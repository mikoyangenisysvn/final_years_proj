==> flow/design.v <==
module i2c_slave_pwm #(
    parameter I2C_ADDR = 7'h42,      
    parameter WIDTH = 16
)(
    input  wire        clk,
    input  wire        rst_n,
    input  wire        scl,
    inout  wire        sda,
    output reg  [7:0]      reg_addr_o,
    output reg  [WIDTH-1:0] reg_wdata_o,
    output reg             reg_write_o,
    input  wire [WIDTH-1:0] reg_rdata_i
);
    reg sda_out;
    reg sda_dir;   
    assign sda = sda_dir ? sda_out : 1'bz;
    wire sda_in = sda;
    localparam [3:0]
        ST_IDLE   = 0,
        ST_ADDR   = 1,
        ST_ADDR_ACK = 2,
        ST_REGADDR = 3,
        ST_REGADDR_ACK = 4,
        ST_WRITE  = 5,
        ST_WRITE_ACK = 6,
        ST_READ   = 7,
        ST_READ_ACK = 8;
    reg [3:0] state;
    reg [7:0] shift;
    reg [2:0] bit_cnt;
    reg rw_flag;          
    reg [7:0] reg_addr;   
    reg sda_prev, scl_prev;
    always @(posedge clk or negedge rst_n) begin
        if(!rst_n) begin
            sda_prev <= 1;
            scl_prev <= 1;
        end else begin
            sda_prev <= sda_in;
            scl_prev <= scl;
        end
    end
    wire start_cond = (sda_prev == 1 && sda_in == 0 && scl == 1);
    wire stop_cond  = (sda_prev == 0 && sda_in == 1 && scl == 1);
    always @(posedge clk or negedge rst_n) begin
        if(!rst_n) begin
            state       <= ST_IDLE;
            reg_write_o <= 0;
            sda_dir     <= 0;
            bit_cnt     <= 0;
        end
        else begin
            reg_write_o <= 0;    
            if(start_cond) begin
                state   <= ST_ADDR;
                bit_cnt <= 3'd7;
            end
            if(stop_cond) begin
                state <= ST_IDLE;
                sda_dir <= 0;
            end
            case(state)
            ST_ADDR: begin
                if(scl && !scl_prev) begin   
                    shift[bit_cnt] <= sda_in;
                    if(bit_cnt == 0)
                        state <= ST_ADDR_ACK;
                    else
                        bit_cnt <= bit_cnt - 1;
                end
            end
            ST_ADDR_ACK: begin
                if(shift[7:1] == I2C_ADDR) begin
                    rw_flag <= shift[0];   
                    sda_dir <= 1;          
                    sda_out <= 0;
                end
                state <= ST_REGADDR;
                bit_cnt <= 3'd7;
                sda_dir <= 0;
            end
            ST_REGADDR: begin
                if(scl && !scl_prev) begin
                    shift[bit_cnt] <= sda_in;
                    if(bit_cnt == 0)
                        state <= ST_REGADDR_ACK;
                    else
                        bit_cnt <= bit_cnt - 1;
                end
            end
            ST_REGADDR_ACK: begin
                reg_addr <= shift;
                sda_dir <= 1;
                sda_out <= 0;
                sda_dir <= 0;
                bit_cnt <= 3'd7;
                if(rw_flag == 0) state <= ST_WRITE;
                else             state <= ST_READ;
            end
            ST_WRITE: begin
                if(scl && !scl_prev) begin
                    shift[bit_cnt] <= sda_in;
                    if(bit_cnt == 0) begin
                        state <= ST_WRITE_ACK;
                    end else bit_cnt <= bit_cnt - 1;
                end
            end
            ST_WRITE_ACK: begin
                reg_addr_o   <= reg_addr;
                reg_wdata_o  <= shift;
                reg_write_o  <= 1;
                sda_dir <= 1;
                sda_out <= 0;     
                sda_dir <= 0;
                bit_cnt <= 3'd7;
                state <= ST_WRITE;
            end
            ST_READ: begin
                sda_dir <= 1;   
                sda_out <= reg_rdata_i[bit_cnt];
                if(!scl && scl_prev) begin  
                    if(bit_cnt == 0) begin
                        state <= ST_READ_ACK;
                    end else bit_cnt <= bit_cnt - 1;
                end
            end
            ST_READ_ACK: begin
                sda_dir <= 0;  
                bit_cnt <= 3'd7;
                state   <= ST_READ;
            end
            endcase
        end
    end
endmodule
From RTL to reports: i2c_slave_pwm
Tool output for the design above, in the order of the flow.
Lines are those of the file above, counted from 1.
A cell with n/a has no value.

set-up
  top = i2c_slave_pwm
  clock port = clk
  standard-cell library = sky130hd
  timing corner = tt_025C_1v80

After elaboration
Yosys after proc, flatten, opt, wreduce and memory -nomap, before mapping. Memory bits, and registers merged into a memory's read port (data or address), are not among the register bits. Print and check cells are not counted.

storage and ports
  elaborated cells = 78
  output and inout bits = 26
  bits in registers = 45

cells by class
  eq/ne operators = 11
  reduce/logical cells = 20
  add/sub/neg operators = 2
  shifts and indexed selects = 3
  muxes and demuxes = 25
  bitwise logic cells = 5

operators by type and width
  kind                                                  number
  2-to-1 mux 4 bit                                      10
  parallel mux 4 bit (select 8 bit)                     1
  variable part select 16 x 3 -> 1 bit                  1
  == test 4 x 3 -> 1 bit (second input constant)        4
  2-to-1 mux 8 bit                                      2
  2-to-1 mux 3 bit                                      4
  AND reduction 3 bit                                   3
  nonzero test 3 bit                                    3
  parallel mux 3 bit (select 3 bit)                     1
  variable shift 1 x 4 -> 8 bit                         1
  variable shift 1 x 4 -> 8 bit (first input constant)  1
  == test 4 x 2 -> 1 bit (second input constant)        2
  bitwise AND 8 bit                                     1
  OR 8 bit                                              1
  NOT 8 bit                                             1
  == test 7 bit (second input constant)                 1
  logical AND 1 bit                                     6
  AND reduction 2 bit                                   2
  negation 3 -> 4 bit                                   1
  == test 4 x 1 -> 1 bit (second input constant)        1
  == test 4 bit (second input constant)                 1
  OR reduction 4 bit                                    1
  2-to-1 mux 1 bit                                      4
  subtractor 3 x 1 -> 3 bit (second input constant)     1
  zero test 3 bit                                       1
  OR reduction 3 bit                                    1
  parallel mux 1 bit (select 3 bit)                     1
  NOT 1 bit                                             2

Other operator kinds: 6; their cells: 7.

Logic depth
Longest topological path by Yosys (ltp), each cell counted once; first at word level (registers and memories cut), then after technology mapping (sequential cells cut; the memories' decode and read muxes count).

depth
  word-level depth = 9
  ABC_AREA = 0
  depth in mapped cells = 8
  gate-level depth less buffers = 7

Synthesis result
Yosys stat after the flow's synthesis: flattened, memories mapped to cells. It holds for the ABC_AREA given above (unset counts as 0); a run with the other value may have another netlist.

synthesis totals
  sequential area = 0.0014001 sq mm
  mapped cells = 166
  mapped area = 0.0021646 sq mm
  flip-flops = 49

cells by type
  type                       number
  sky130_fd_sc_hd__edfxtp_1  34
  sky130_fd_sc_hd__dfrtp_1   12
  sky130_fd_sc_hd__ha_1      7
  sky130_fd_sc_hd__dfstp_2   3
  sky130_fd_sc_hd__buf_4     8
  sky130_fd_sc_hd__o21ai_0   12
  sky130_fd_sc_hd__inv_1     12
  sky130_fd_sc_hd__mux4_2    2
  sky130_fd_sc_hd__nor2_1    10
  sky130_fd_sc_hd__nand2_1   8
  sky130_fd_sc_hd__nor2b_1   4
  sky130_fd_sc_hd__mux2_2    2
  sky130_fd_sc_hd__nor3_1    4
  sky130_fd_sc_hd__and3_1    3
  sky130_fd_sc_hd__or3_1     3
  sky130_fd_sc_hd__a21boi_0  2
  sky130_fd_sc_hd__a21oi_1   3
  sky130_fd_sc_hd__and3_2    2

Other cell types: 27; their cells: 35.

Worst setup path after synthesis
Source: OpenSTA report_checks on the synthesized netlist (no wires, ideal clock, input and output delay 20% of the period each), path of least setup slack; recovery checks are left aside. Register names are those of the netlist, which keeps one name where synthesis merged equal registers.

timing post-synthesis
  path kind = reg-to-reg
  start point = register bit_cnt[0]
  end point = register bit_cnt[2]
  period = 4.12 ns
  setup time = 0.139 ns
  path buffers = 1
  driving pins on the path = 8
  delay of the path = 2.067 ns
  required time = 3.981 ns
  data arrival time = 1.928 ns
  slack = 2.053 ns
  launch time at the first pin = 0.000 ns
  period reached after synthesis = 2.067 ns

"delay of the path" is the arrival time less input delay plus setup time.
"driving pins on the path" counts driving pins, that of a launching flip-flop among them; a cell with two outputs on the path counts twice.
"period reached after synthesis" is the clock period less the worst setup slack; recovery checks do not enter. This is arithmetic on one report: input and output delays are still those of the set period (20% each).
The rows between start and end are the longest chain of elaborated cells between them; the timing report does not say that the signal goes this way. Where chains are equally long, one stands for them.
A line is the first line of the expression or statement that the cell stems from. Yosys adds cells for indexed reads and writes and turns some case tables into memories.
A register here has more assigning lines than the two given.

between the ends, post-synthesis
  cells stage by stage = sky130_fd_sc_hd__dfrtp_1 sky130_fd_sc_hd__buf_2 sky130_fd_sc_hd__inv_1 sky130_fd_sc_hd__ha_1 sky130_fd_sc_hd__ha_1 sky130_fd_sc_hd__or4_1 sky130_fd_sc_hd__a32oi_1 sky130_fd_sc_hd__o221ai_1
  length of the longest elaborated chain = 4
  elaborated cells on any way between the ends = 6
  classes of those cells = add/sub: 1; mux: 4; reduce/logical: 1

ends and longest elaborated chain, post-synthesis
  item                               line  text
  start, declared                    30    reg [2:0] bit_cnt;
  start, assigned                    69    bit_cnt <= bit_cnt - 1;
  start, assigned                    88    bit_cnt <= bit_cnt - 1;
  subtractor 3 x 1 -> 3 bit          124   end else bit_cnt <= bit_cnt - 1;
  2-to-1 mux 3 bit                   122   if(bit_cnt == 0) begin
  2-to-1 mux 3 bit                   121   if(!scl && scl_prev) begin
  parallel mux 3 bit (select 3 bit)  62    case(state)
  end, assigned                      69
  end, assigned                      88
  end, declared                      30

Timing after layout
From the final timing report of stored run 1: the path of least setup slack in the routed layout; clock arrival at registers is part of the times.

timing post-layout
  path kind = reg-to-reg
  start point = register state
  end point = register bit_cnt[2]
  period = 1.47 ns
  launch time at the first pin = 0.30 ns
  slack = -0.26 ns
  path buffers = 0
  driving pins on the path = 5
  setup time = 0.13 ns
  data arrival time = 1.90 ns
  required time = 1.64 ns

An end named without its bit number is one bit of that signal or, where synthesis recoded a state register, one of its new flip-flops.
The rows between start and end are the longest chain of elaborated cells between them; the timing report does not say that the signal goes this way. Where chains are equally long, one stands for them.
A register here has more assigning lines than the two given.

between the ends, post-layout
  cells stage by stage = sky130_fd_sc_hd__dfrtp_1 sky130_fd_sc_hd__or3_4 sky130_fd_sc_hd__or3_4 sky130_fd_sc_hd__a32oi_1 sky130_fd_sc_hd__o221ai_1
  length of the longest elaborated chain = 3
  elaborated cells on any way between the ends = 11
  classes of those cells = eq/ne: 8; mux: 1; reduce/logical: 2

ends and longest elaborated chain, post-layout
  item                               line  text
  start, declared                    28    reg [3:0] state;
  start, assigned                    47    state       <= ST_IDLE;
  start, assigned                    55    state   <= ST_ADDR;
  == test 4 x 3 -> 1 bit             62    case(state)
  OR reduction 4 bit                 n/a
  parallel mux 3 bit (select 3 bit)  62
  end, assigned                      69    bit_cnt <= bit_cnt - 1;
  end, assigned                      88    bit_cnt <= bit_cnt - 1;
  end, declared                      30    reg [2:0] bit_cnt;

FLOW RESULTS
============

Record of 2 stored runs of the RTL-to-layout flow on i2c_slave_pwm, platform sky130hd. The runs are unordered. Constraints: input delay and output delay 20% of the set period each, output load 0.01 pF.
"period achieved" means the clock period less the worst setup slack. The figure is calculated, with input and output delays left at 20% of the set period.
"worst path time" means the part of the period allowed to the worst setup path (the constraints hold back 20% at inputs and 20% at outputs) less its slack; where the path has registers, the arrival times of their clocks count too.
A setting shown as -- is not set for that run.

name                                       stored run 1  stored run 2
period_ns                                  1.47          1.55
CORE_UTILIZATION                           34            40
SETUP_SLACK_MARGIN                         0.06          --
CELL_PAD_IN_SITES_GLOBAL_PLACEMENT         3             --
GPL_TIMING_DRIVEN                          1             --
GPL_ROUTABILITY_DRIVEN                     1             --
CTS_CLUSTER_DIAMETER                       394           --
MIN_ROUTING_LAYER                          met1          --
MAX_ROUTING_LAYER                          met4          --
CAP_MARGIN                                 20            20
CORE_MARGIN                                2             2
SLEW_MARGIN                                20            20
lowest setup slack (ns)                    -0.262        -0.178
die area (sq mm)                           0.0070208     0.0060156
period achieved (ns)                       1.732         1.728
standard-cell area after layout (sq mm)    0.0032281     0.0031268
worst hold slack in the final report (ns)  0.379         0.388
netlist area reported by Yosys (sq mm)     0.0021646     0.0021646
final setup TNS (ns)                       -2.171        -1.028
worst path time (ns)                       1.73          1.73
kind of the worst setup path               reg-to-reg    reg-to-reg
